==> flow/design.v <==
module multi_cycle_calculator(
    input wire clk,           
    input wire rst_n,         
    input wire [4:0] led_num, 
    output reg done,          
    output reg [9:0] result   
);
typedef enum logic[3:0]
{
    IDLE,  
    LOAD_CONSTANT,  
    ADD,  
    MULTIPLY, 
    DONE  
}send_state_t;
send_state_t state,next_state;
reg [9:0] temp_result;
always @(posedge clk or negedge rst_n) begin
    if (!rst_n) begin
        state <= IDLE;
    end else begin
        state <= next_state;
    end
end
always @(*) begin
    case (state)
        IDLE: next_state = LOAD_CONSTANT;
        LOAD_CONSTANT: next_state = ADD;
        ADD: next_state = MULTIPLY;
        MULTIPLY: next_state = DONE;
        DONE: next_state = DONE;  
        default: next_state = IDLE;
    endcase
end
always @(posedge clk or negedge rst_n) begin
    if(!rst_n) begin
        temp_result <= 'd0;
        result      <= 'd0;
    end else begin
        case (state)
            LOAD_CONSTANT:begin
                temp_result <= 'd32;  
                result      <= 'd0;
            end
            ADD: begin
                temp_result <= temp_result + (1 + led_num + 1);  
                result      = 'd0;
            end
            MULTIPLY: begin
                temp_result = temp_result * 32;  
                result = temp_result;  
            end
            DONE: begin
                temp_result = 'd0;
                result = result;
            end
            default: begin
                temp_result = 'd0;
                result = 'd0;
            end
        endcase
    end
end
always @(posedge clk or negedge rst_n) begin
    if(!rst_n) begin
        done <= 1'b0;
    end else if (state == DONE) begin
        done <= 1'b1;
    end else begin
        done <= done;
    end
end
endmodule
# [Step by step through the tools: multi_cycle_calculator]
# What the tools print for multi_cycle_calculator, step after step.
# Line numbers count from 1 in the design file above.
# Operators: Yosys type, input widths -> output width; for muxes data width and select width s.
# Cell names lack the library's common part.
# The mark n/a stands for no value.
[design] top_module="multi_cycle_calculator" clk_port="clk" lib="sky130hd" pvt_corner="tt_025C_1v80"

# [After elaboration]
# Source: Yosys, flattened and elaborated, memories not mapped. Widths are those after wreduce. Registers that Yosys merges into a memory's read port (data or address) are not register bits. Print and check cells do not count. Equal cells are merged and count once.
[op_classes] div=0 reduce_logical=2 eq_ne=4 compare=0 n_shift=0 n_logic=0 n_mux=3 multipliers=0 add_sub_neg=3
[ops] cell="$pmux 10 s3" count=1
[ops] cell="$pmux 10 s2" count=1
[ops] cell="$pmux 3 s4" count=1
[ops] cell="$add 10x7->10" count=1
[ops] cell="$add 6x1->7 const B" count=1
[ops] cell="$add 1x5->6 const A" count=1
[ops] cell="$eq 3x2->1 const B" count=2
[ops] cell="$logic_not 4->1" count=1
[ops] cell="$eq 3x1->1 const B" count=1
[ops] cell="$eq 3x3->1 const B" count=1
[ops] cell="$reduce_or 2->1" count=1
[word_totals] memories=0 elab_cells=16 ff_bits=24 latch_bits=0 output_inout_bits=11 ram_bits=0 rom_bits=0 clocked_rd_ports_x_width=0 in_bits=7

# [Logic depth]
# Longest topological path by Yosys (ltp), each cell counted once; first at word level (registers and memories cut), then after technology mapping (sequential cells cut; the memories' decode and read muxes count).
[depth] ltp_word=4 abc_area=0 mapped_depth=7 depth_no_buf=7

# [After synthesis]
# The flow's flattened synthesis, as Yosys stat reports it; memories are mapped. The netlist is that of the ABC_AREA named above (0 if unset); the other value can give another one.
# Totals and module areas in this step are rounded.
[synth_totals] cells=64 buffers=6 seq_area_um2=402 yosys_area_um2=734 flip_flops=16
[types] type="dfrtp_1" count=15 area_total_um2=375.36
[types] type="ha_1" count=7 area_total_um2=87.584
[types] type="buf_4" count=5 area_total_um2=37.536
[types] type="nand2_1" count=10 area_total_um2=37.536
[types] type="dfstp_2" count=1 area_total_um2=26.275
[types] type="o21ai_0" count=5 area_total_um2=25.024
[types] type="xnor3_1" count=1 area_total_um2=22.522
[types] type="fa_1" count=1 area_total_um2=20.019
[types] type="and2_1" count=3 area_total_um2=18.768
[types] type="inv_1" count=5 area_total_um2=18.768
[types] type="nor3b_2" count=1 area_total_um2=12.512
[types] type="or2_2" count=2 area_total_um2=12.512
[types] type="a21oi_1" count=2 area_total_um2=10.01
[types] type="nand3_1" count=2 area_total_um2=10.01
[types] type="xnor2_1" count=1 area_total_um2=8.758
[types] type="clkbuf_1" count=1 area_total_um2=3.754
[types] type="conb_1" count=1 area_total_um2=3.754
[types] type="nor2_1" count=1 area_total_um2=3.754

# [Worst setup path after synthesis]
# OpenSTA on the mapped netlist: ideal clock, no wires. The path of least setup slack (recovery checks aside). Input and output delay are each 20% of the period. Register names are those of the netlist, which keeps one name where synthesis merged equal registers.
[synth_path] path_kind="input -> register" startpoint="input port led_num[1]" endpoint="register temp_result[3]" path_slack_ns=0.360 path_buffers=0 t_required_ns=1.831 setup_time_ns=0.119 path_delay_ns=1.200 in_delay_ns=0.390 launch_ns=0.390 arrival_ns=1.471 path_stages=7 period_ns=1.95 period_less_setup_slack_ns=1.59
# "path_delay_ns" is the arrival time less input delay plus setup time.
# "path_stages" counts driving pins, that of a launching flip-flop among them; a cell with two outputs on the path counts twice.
# "period_less_setup_slack_ns" is the clock period less the worst setup slack; recovery checks do not enter. This is arithmetic on one report: input and output delays are still those of the set period (20% each).
# The rows between start and end are the longest chain of elaborated cells between them; the timing report does not say that the signal goes this way. Where chains are equally long, one stands for them.
# A line is the first line of the expression or statement that the cell stems from. Yosys adds cells for indexed reads and writes and turns some case tables into memories.
# A register here has more assigning lines than the two given.
[synth_via] path_cell_list="inv_1 -> ha_1 -> inv_1 -> ha_1 -> fa_1 -> xnor2_1 -> nor2_1" elab_chain_len=4 cone_cells=4 cone_lines=2 cone_classes="add/sub: 3; mux: 1"
[synth_lines] element="start, declared" line=4 text="input wire [4:0] led_num,"
[synth_lines] element="$add 1x5->6" line=46 text="temp_result <= temp_result + (1 + led_num + 1);"
[synth_lines] element="$add 6x1->7" line=46
[synth_lines] element="$add 10x7->10" line=46
[synth_lines] element="$pmux 10 s3" line=40 text="case (state)"
[synth_lines] element="end, assigned" line=46
[synth_lines] element="end, assigned" line=50 text="temp_result = temp_result * 32;"
[synth_lines] element="end, declared" line=17 text="reg [9:0] temp_result;"

# [Path in the finished layout]
# From the final timing report of record 1: the path of least setup slack in the routed layout; clock arrival at registers is part of the times.
[layout_path] path_kind="register -> register" startpoint="register temp_result[1]" endpoint="register temp_result[2]" t_required_ns=1.27 path_stages=7 path_slack_ns=-0.51 setup_time_ns=0.05 path_buffers=0 period_ns=1.02 launch_ns=0.28 arrival_ns=1.78
# The rows between start and end are the longest chain of elaborated cells between them; the timing report does not say that the signal goes this way. Where chains are equally long, one stands for them.
# A register here has more assigning lines than the two given.
[layout_via] path_cell_list="dfrtp_1 -> inv_2 -> ha_4 -> inv_2 -> ha_4 -> fa_2 -> and2_4" elab_chain_len=2 cone_cells=2 cone_lines=2 cone_classes="add/sub: 1; mux: 1"
[layout_lines] element="start, declared" line=17 text="reg [9:0] temp_result;"
[layout_lines] element="start, assigned" line=46 text="temp_result <= temp_result + (1 + led_num + 1);"
[layout_lines] element="start, assigned" line=50 text="temp_result = temp_result * 32;"
[layout_lines] element="$add 10x7->10" line=46
[layout_lines] element="$pmux 10 s3" line=40 text="case (state)"
[layout_lines] element="end, assigned" line=46
[layout_lines] element="end, assigned" line=50
[layout_lines] element="end, declared" line=17

## Implementation results

Record of 2 stored runs of the RTL-to-layout flow on multi_cycle_calculator, platform sky130hd. The runs are unordered. Constraints: input delay and output delay 20% of the set period each, output load 0.01 pF.
"clock_period_reached_ns" means the clock period less the worst setup slack. The figure is calculated, with input and output delays left at 20% of the set period.
"worst_path_allowed_less_slack_ns" = time allowed to the worst setup path (clock period - input delay - output delay, where it has them) - its slack; a late launch clock adds to it, a late capture clock takes from it.
"totalPower_w": no workload was simulated; the value follows from the tool's default switching activity.
Results are given in rounded form.

[flow] record 1: files
==> flow/run.sh <==
#!/bin/bash
# the make line also repeats the synthesis and layout settings of config.mk as NAME=value (left out here)
make -C /OpenROAD-flow-scripts/flow DESIGN_CONFIG=/design/flow/config.mk WORK_HOME=/design/flow/orfs CLKGATE_MAP_FILE= finish
==> flow/config.mk <==
export PLATFORM = sky130hd
export DESIGN_NAME = multi_cycle_calculator
export DESIGN_NICKNAME = multi_cycle_calculator
export VERILOG_FILES = /design/flow/design.v
export SDC_FILE = /design/flow/constraint.sdc
export NUM_CORES = 4
export LEC_CHECK = 0
export CAP_MARGIN = 35
export CELL_PAD_IN_SITES_GLOBAL_PLACEMENT = 1
export CORE_MARGIN = 2
export CORE_UTILIZATION = 53
export CTS_CLUSTER_SIZE = 92
export HOLD_SLACK_MARGIN = -0.02
export MAX_ROUTING_LAYER = met4
export PLACE_DENSITY_LB_ADDON = 0.21
export SETUP_SLACK_MARGIN = 0.1
export SLEW_MARGIN = 15
==> flow/constraint.sdc <==
create_clock -name core_clock -period 1.02 [get_ports {clk}]
set_input_delay 0.2040 -clock core_clock [delete_from_list [all_inputs] [get_ports {clk}]]
set_output_delay 0.2040 -clock core_clock [all_outputs]
set_load 0.01 [all_outputs]

[flow] record 1: metrics
[metrics] yosys_chip_area_um2 = 734
[metrics] worstSetupSlack_ns = -0.510
[metrics] final_util_pct = 80.9
[metrics] stdcell_area_um2 = 1050
[metrics] totalPower_w = 0.00211
[metrics] worst_path_allowed_less_slack_ns = 1.53
[metrics] critical_path_type = register -> register
[metrics] final_die_area_um2 = 1700
[metrics] fin_tns_ns = -1.52
[metrics] clock_period_reached_ns = 1.530

[flow] record 2: files
==> flow/run.sh <==
#!/bin/bash
# the make line also repeats the synthesis and layout settings of config.mk as NAME=value (left out here)
make -C /OpenROAD-flow-scripts/flow DESIGN_CONFIG=/design/flow/config.mk WORK_HOME=/design/flow/orfs CLKGATE_MAP_FILE= finish
==> flow/config.mk <==
export PLATFORM = sky130hd
export DESIGN_NAME = multi_cycle_calculator
export DESIGN_NICKNAME = multi_cycle_calculator
export VERILOG_FILES = /design/flow/design.v
export SDC_FILE = /design/flow/constraint.sdc
export NUM_CORES = 4
export LEC_CHECK = 0
export ABC_AREA = 1
export CAP_MARGIN = 20
export CELL_PAD_IN_SITES_DETAIL_PLACEMENT = 1
export CELL_PAD_IN_SITES_GLOBAL_PLACEMENT = 3
export CORE_MARGIN = 2
export CORE_UTILIZATION = 43
export GPL_ROUTABILITY_DRIVEN = 1
export MAX_ROUTING_LAYER = met5
export MIN_ROUTING_LAYER = met2
export PLACE_DENSITY_LB_ADDON = 0.26
export SETUP_SLACK_MARGIN = 0.05
export SLEW_MARGIN = 20
export TNS_END_PERCENT = 95
==> flow/constraint.sdc <==
create_clock -name core_clock -period 2.75 [get_ports {clk}]
set_input_delay 0.5500 -clock core_clock [delete_from_list [all_inputs] [get_ports {clk}]]
set_output_delay 0.5500 -clock core_clock [all_outputs]
set_load 0.01 [all_outputs]

[flow] record 2: unfinished; error FLW-0024 in placement
